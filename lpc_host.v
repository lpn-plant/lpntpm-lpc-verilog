==> flow/design.v <==
module lpc_host (clk_i, ctrl_addr_i, ctrl_data_i, ctrl_nrst_i, ctrl_lframe_i,
                 ctrl_rd_status_i, ctrl_wr_status_i, ctrl_memory_cycle_i,
                 ctrl_data_o, ctrl_ready_o, ctrl_host_state_o,
                 LPC_LAD, LPC_LCLK, LPC_LRESET, LPC_LFRAME
);
    input  wire        clk_i;
    input  wire [15:0] ctrl_addr_i;
    input  wire [ 7:0] ctrl_data_i;
    input  wire        ctrl_nrst_i;
    input  wire        ctrl_lframe_i;
    input  wire        ctrl_rd_status_i;
    input  wire        ctrl_wr_status_i;
    input  wire        ctrl_memory_cycle_i;  
    output reg  [ 7:0] ctrl_data_o;
    output reg         ctrl_ready_o;
    output wire [ 4:0] ctrl_host_state_o;
    inout  wire [ 3:0] LPC_LAD;
    output wire        LPC_LCLK;
    output reg         LPC_LRESET;
    output reg         LPC_LFRAME;
    reg [4:0] fsm_host_state;
    reg       lad_en;
    reg [3:0] lad_out;
    reg [3:0] lad_reg;
    assign ctrl_host_state_o = fsm_host_state;
    assign LPC_LAD  = (lad_en) ? lad_out : 4'bZZZZ;
    assign LPC_LCLK = ~clk_i;
    always @ (posedge clk_i) begin
        lad_reg <= LPC_LAD;
        if (fsm_host_state == 5'h00) begin
            if (~ctrl_nrst_i) begin
                LPC_LRESET  = 0;
                LPC_LFRAME  = 1;
                lad_en  = 0;
                lad_out = 4'b0000;
                ctrl_ready_o   = 0;
            end
        else begin
            LPC_LRESET  = 1;
            LPC_LFRAME  = 1;
            lad_en  = 0;
            lad_out = 4'b0000;
            ctrl_ready_o   = 0;
            fsm_host_state = 5'h01;
        end
        end
        else if (fsm_host_state == 5'h01) begin
            if (~ctrl_lframe_i) begin
            LPC_LFRAME  = 0;
            lad_en  = 1;
            lad_out = 4'b0000;
            ctrl_ready_o   = 0;
            fsm_host_state = 5'h02;
        end
        else LPC_LRESET = 1;
        end
        else if (fsm_host_state == 5'h02) begin
           if (~ctrl_memory_cycle_i) begin
                if (ctrl_lframe_i & ctrl_rd_status_i) begin
                    LPC_LFRAME  = 1;
                    lad_out = 4'b0000;
                    fsm_host_state = 5'h03;
                end
                else if (ctrl_lframe_i & ctrl_wr_status_i) begin
                    LPC_LFRAME  = 1;
                    lad_out = 4'b0010;
                    fsm_host_state = 5'h0D;
                end
           end  if (ctrl_memory_cycle_i) begin
                if (ctrl_lframe_i & ctrl_rd_status_i) begin
                    LPC_LFRAME  = 1;
                    lad_out = 4'b0100;
                    fsm_host_state = 5'h19;
                end
                else if (ctrl_lframe_i & ctrl_wr_status_i) begin
                    LPC_LFRAME  = 1;
                    lad_out = 4'b0110;
                    fsm_host_state = 5'h1A;
                end
           end
        end
        else if ((fsm_host_state == 5'h03) || (fsm_host_state == 5'h19)) begin
            lad_out = ctrl_addr_i[15:12];
            fsm_host_state = 5'h04;
        end
        else if (fsm_host_state == 5'h04) begin
            lad_out    = ctrl_addr_i[11: 8];
            fsm_host_state = 5'h05;
        end
        else if (fsm_host_state == 5'h05) begin
           lad_out    = ctrl_addr_i[ 7: 4];
           fsm_host_state = 5'h06;
        end
        else if (fsm_host_state == 5'h06) begin
            lad_out    = ctrl_addr_i[ 3: 0];
            fsm_host_state = 5'h07;
        end
        else if (fsm_host_state == 5'h07) begin
            lad_out    = 4'b1111;
            fsm_host_state = 5'h08;
        end
        else if (fsm_host_state == 5'h08) begin
            lad_en     = 0;
            fsm_host_state = 5'h09;
        end
        else if (fsm_host_state == 5'h09) begin
            fsm_host_state = 5'h0A;
        end
        else if (fsm_host_state == 5'h0A) begin
            ctrl_data_o[3:0] = LPC_LAD;
            fsm_host_state    = 5'h0B;
            if (lad_reg == 4'b0000) fsm_host_state = 5'h0B;
            else if ((lad_reg != 4'b0101) && (lad_reg != 4'b0110)) begin
                LPC_LRESET = 0;
                LPC_LFRAME = 1;
                lad_en = 0;
                lad_out = 4'b0000;
                ctrl_ready_o = 0;
                fsm_host_state = 5'h00;
            end
        end
        else if (fsm_host_state == 5'h0B) begin
            ctrl_data_o[7:4] = LPC_LAD;
            fsm_host_state = 5'h0C;
        end
        else if (fsm_host_state == 5'h0C) begin
            fsm_host_state = 5'h17;
        end
        else if ((fsm_host_state == 5'h0D) || (fsm_host_state == 5'h1A)) begin
            lad_out = ctrl_addr_i[15:12];
            fsm_host_state = 5'h0E;
        end
        else if (fsm_host_state ==  5'h0E) begin
            lad_out = ctrl_addr_i[11: 8];
            fsm_host_state = 5'h0F;
        end
        else if (fsm_host_state == 5'h0F) begin
            lad_out = ctrl_addr_i[ 7: 4];
            fsm_host_state = 5'h10;
        end
        else if (fsm_host_state == 5'h10) begin
           lad_out = ctrl_addr_i[ 3: 0];
           fsm_host_state = 5'h11;
        end
        else if (fsm_host_state == 5'h11) begin
            lad_out = ctrl_data_i[3:0];
            fsm_host_state = 5'h12;
        end
        else if (fsm_host_state == 5'h12) begin
            lad_out = ctrl_data_i[7:4];
            fsm_host_state = 5'h13;
        end
        else if (fsm_host_state == 5'h13) begin
            lad_out = 4'b1111;
            fsm_host_state = 5'h14;
        end
        else if (fsm_host_state == 5'h14) begin
            lad_en = 0;
            fsm_host_state = 5'h15;
        end
        else if (fsm_host_state == 5'h15) begin
            fsm_host_state = 5'h16;
        end
        else if (fsm_host_state == 5'h16) begin
            if (lad_reg == 4'b0000) fsm_host_state = 5'h17;
            else if ((lad_reg != 4'b0101) && (lad_reg != 4'b0110)) begin
                LPC_LRESET = 0;
                LPC_LFRAME = 1;
                lad_en = 0;
                lad_out = 4'b0000;
                ctrl_ready_o = 0;
                fsm_host_state = 5'h00;
            end
        end
        else if (fsm_host_state == 5'h17) begin
            if (lad_reg != 4'b1111) begin
                LPC_LRESET = 0;
                LPC_LFRAME = 1;
                lad_en = 0;
                lad_out = 4'b0000;
                ctrl_ready_o = 0;
                fsm_host_state = 5'h00;
            end
            else begin
                ctrl_ready_o = 1;
                fsm_host_state = 5'h18;
            end
        end
        else if (fsm_host_state == 5'h18) begin
            fsm_host_state = 5'h01;
        end
        else begin
            fsm_host_state = 5'h00;
        end
    end
endmodule
* From RTL to reports: lpc_host
Tool output for the design above, in the order of the flow. Lines are those of the file above, counted from 1. Operators: Yosys type, input widths -> output width; for muxes data width and select width s. Cell names lack the library's common part. A cell with - has no value.
Set-up: design top lpc_host, clock input clk_i, cell library sky130hd, library corner tt_025C_1v80

* Word-level counts
Yosys after proc, flatten, opt, wreduce and memory -nomap, before mapping. Memory bits, and registers merged into a memory's read port (data or address), are not among the register bits. Print and check cells are not counted. Equal cells are merged and count once.
Bit counts: register bits after elaboration 25, input bits 30, output and inout bits 21, cells after elaboration 316
Cells by class: eq/ne operators 87, muxes and demuxes 185, bitwise gates (word level) 14, reduce/logical cells 21
Operator list (count):
- $mux 5 | 35
- $mux 4 | 36
- $mux 1 | 114
- $ne 5x5->1 const B | 20
- $ne 4x4->1 const B | 20
- $eq 5x5->1 const B | 11
- $reduce_and 21->1 | 2
- $eq 5x4->1 const B | 8
- $reduce_bool 18->1 | 2
- $ne 17x17->1 const B | 2
- $ne 3x3->1 const B | 10
- $ne 25x23->1 const B | 1
- $reduce_and 22->1 | 1
- $ne 10x10->1 const B | 2
- $reduce_and 20->1 | 1
- $eq 5x3->1 const B | 4
- $ne 9x9->1 const B | 2
- $reduce_bool 7->1 | 2
- $not 1->1 | 12
- $reduce_and 12->1 | 1
- $reduce_bool 6->1 | 2
- $reduce_and 11->1 | 1
- $eq 5x2->1 const B | 2
- $reduce_bool 5->1 | 2
- $reduce_and 9->1 | 1
- $ne 4x3->1 const B | 2
- $ne 6x6->1 const B | 1
- $eq 5x1->1 const B | 1
Not listed: further kinds 7, cells in them 9.

* Depth
Longest topological path by Yosys (ltp), each cell counted once; first at word level (registers and memories cut), then after technology mapping (sequential cells cut; the memories' decode and read muxes count).
Depth: depth after elaboration 27, ABC_AREA 0, gate-level depth with buffers 8, gate-level depth less buffers 6

* Synthesis result
The flow's flattened synthesis, as Yosys stat reports it; memories are mapped. The netlist is that of the ABC_AREA named above (0 if unset); the other value can give another one. The area totals of this step are shown rounded.
Synthesis totals: mapped cells 272, cell area after synthesis 2070 µm², sequential part of the area 621 µm², flip-flop cells 24, buffers 20
Cells by type:
- edfxtp_1 | count 14, area in all 420.403 µm²
- dfxtp_1 | count 10, area in all 200.192 µm²
- o21ai_0 | count 32, area in all 160.154 µm²
- a21oi_1 | count 26, area in all 130.125 µm²
- nor2_1 | count 25, area in all 93.84 µm²
- nand2_1 | count 22, area in all 82.579 µm²
- a211oi_1 | count 8, area in all 60.058 µm²
- o22ai_1 | count 7, area in all 43.792 µm²
- clkbuf_1 | count 11, area in all 41.29 µm²
- nor3_1 | count 8, area in all 40.038 µm²
- nor2b_1 | count 6, area in all 37.536 µm²
- buf_2 | count 7, area in all 35.034 µm²
- inv_1 | count 9, area in all 33.782 µm²
- nand2b_1 | count 5, area in all 31.28 µm²
- a32o_1 | count 3, area in all 30.029 µm²
- mux2i_1 | count 3, area in all 30.029 µm²
- a211o_1 | count 3, area in all 26.275 µm²
- a32oi_1 | count 3, area in all 26.275 µm²
Not listed: further types 41, cells in them 70.

Design lpc_host on sky130hd. What follows are 2 stored runs of the flow, each under its own settings; their order means nothing. The constraints put input and output delay at 20% of the set period each and load the outputs with 0.01 pF.
By "total power of the final layout" is meant OpenSTA's value without simulated activity: inputs other than the clock are taken to toggle once in ten clock periods, and the tool carries that through the logic.
The measured numbers are rounded.

[run 1] flow files
==> flow/run.sh <==
#!/bin/bash
# the make line also repeats the synthesis and layout settings of config.mk as NAME=value (left out here)
make -C /OpenROAD-flow-scripts/flow DESIGN_CONFIG=/design/flow/config.mk WORK_HOME=/design/flow/orfs CLKGATE_MAP_FILE= finish
==> flow/config.mk <==
export PLATFORM = sky130hd
export DESIGN_NAME = lpc_host
export DESIGN_NICKNAME = lpc_host
export VERILOG_FILES = /design/flow/design.v
export SDC_FILE = /design/flow/constraint.sdc
export NUM_CORES = 4
export LEC_CHECK = 0
export CAP_MARGIN = 20
export CORE_MARGIN = 6
export CORE_UTILIZATION = 49
export MAX_ROUTING_LAYER = met4
export PLACE_DENSITY_LB_ADDON = 0.25
export SLEW_MARGIN = 20
==> flow/constraint.sdc <==
create_clock -name core_clock -period 1.68 [get_ports {clk_i}]
set_input_delay 0.3360 -clock core_clock [delete_from_list [all_inputs] [get_ports {clk_i}]]
set_output_delay 0.3360 -clock core_clock [all_outputs]
set_load 0.01 [all_outputs]

[run 1] result: stopped before the end: routing reported DPL-0038

[run 2] flow files
==> flow/run.sh <==
#!/bin/bash
# the make line also repeats the synthesis and layout settings of config.mk as NAME=value (left out here)
make -C /OpenROAD-flow-scripts/flow DESIGN_CONFIG=/design/flow/config.mk WORK_HOME=/design/flow/orfs CLKGATE_MAP_FILE= finish
==> flow/config.mk <==
export PLATFORM = sky130hd
export DESIGN_NAME = lpc_host
export DESIGN_NICKNAME = lpc_host
export VERILOG_FILES = /design/flow/design.v
export SDC_FILE = /design/flow/constraint.sdc
export NUM_CORES = 4
export LEC_CHECK = 0
export CAP_MARGIN = 20
export CORE_MARGIN = 2
export CORE_UTILIZATION = 40
export SLEW_MARGIN = 20
==> flow/constraint.sdc <==
create_clock -name core_clock -period 3.56 [get_ports {clk_i}]
set_input_delay 0.7120 -clock core_clock [delete_from_list [all_inputs] [get_ports {clk_i}]]
set_output_delay 0.7120 -clock core_clock [all_outputs]
set_load 0.01 [all_outputs]

[run 2] result: lowest hold slack 414 ps; standard-cell area of the final layout 2650 µm²; final design utilization 52.6%; setup slack of the worst path 206 ps; area of the die 5770 µm²; Yosys chip area after synthesis 2070 µm²; total power of the final layout 0.00233 W; summed negative setup slack 0 ps
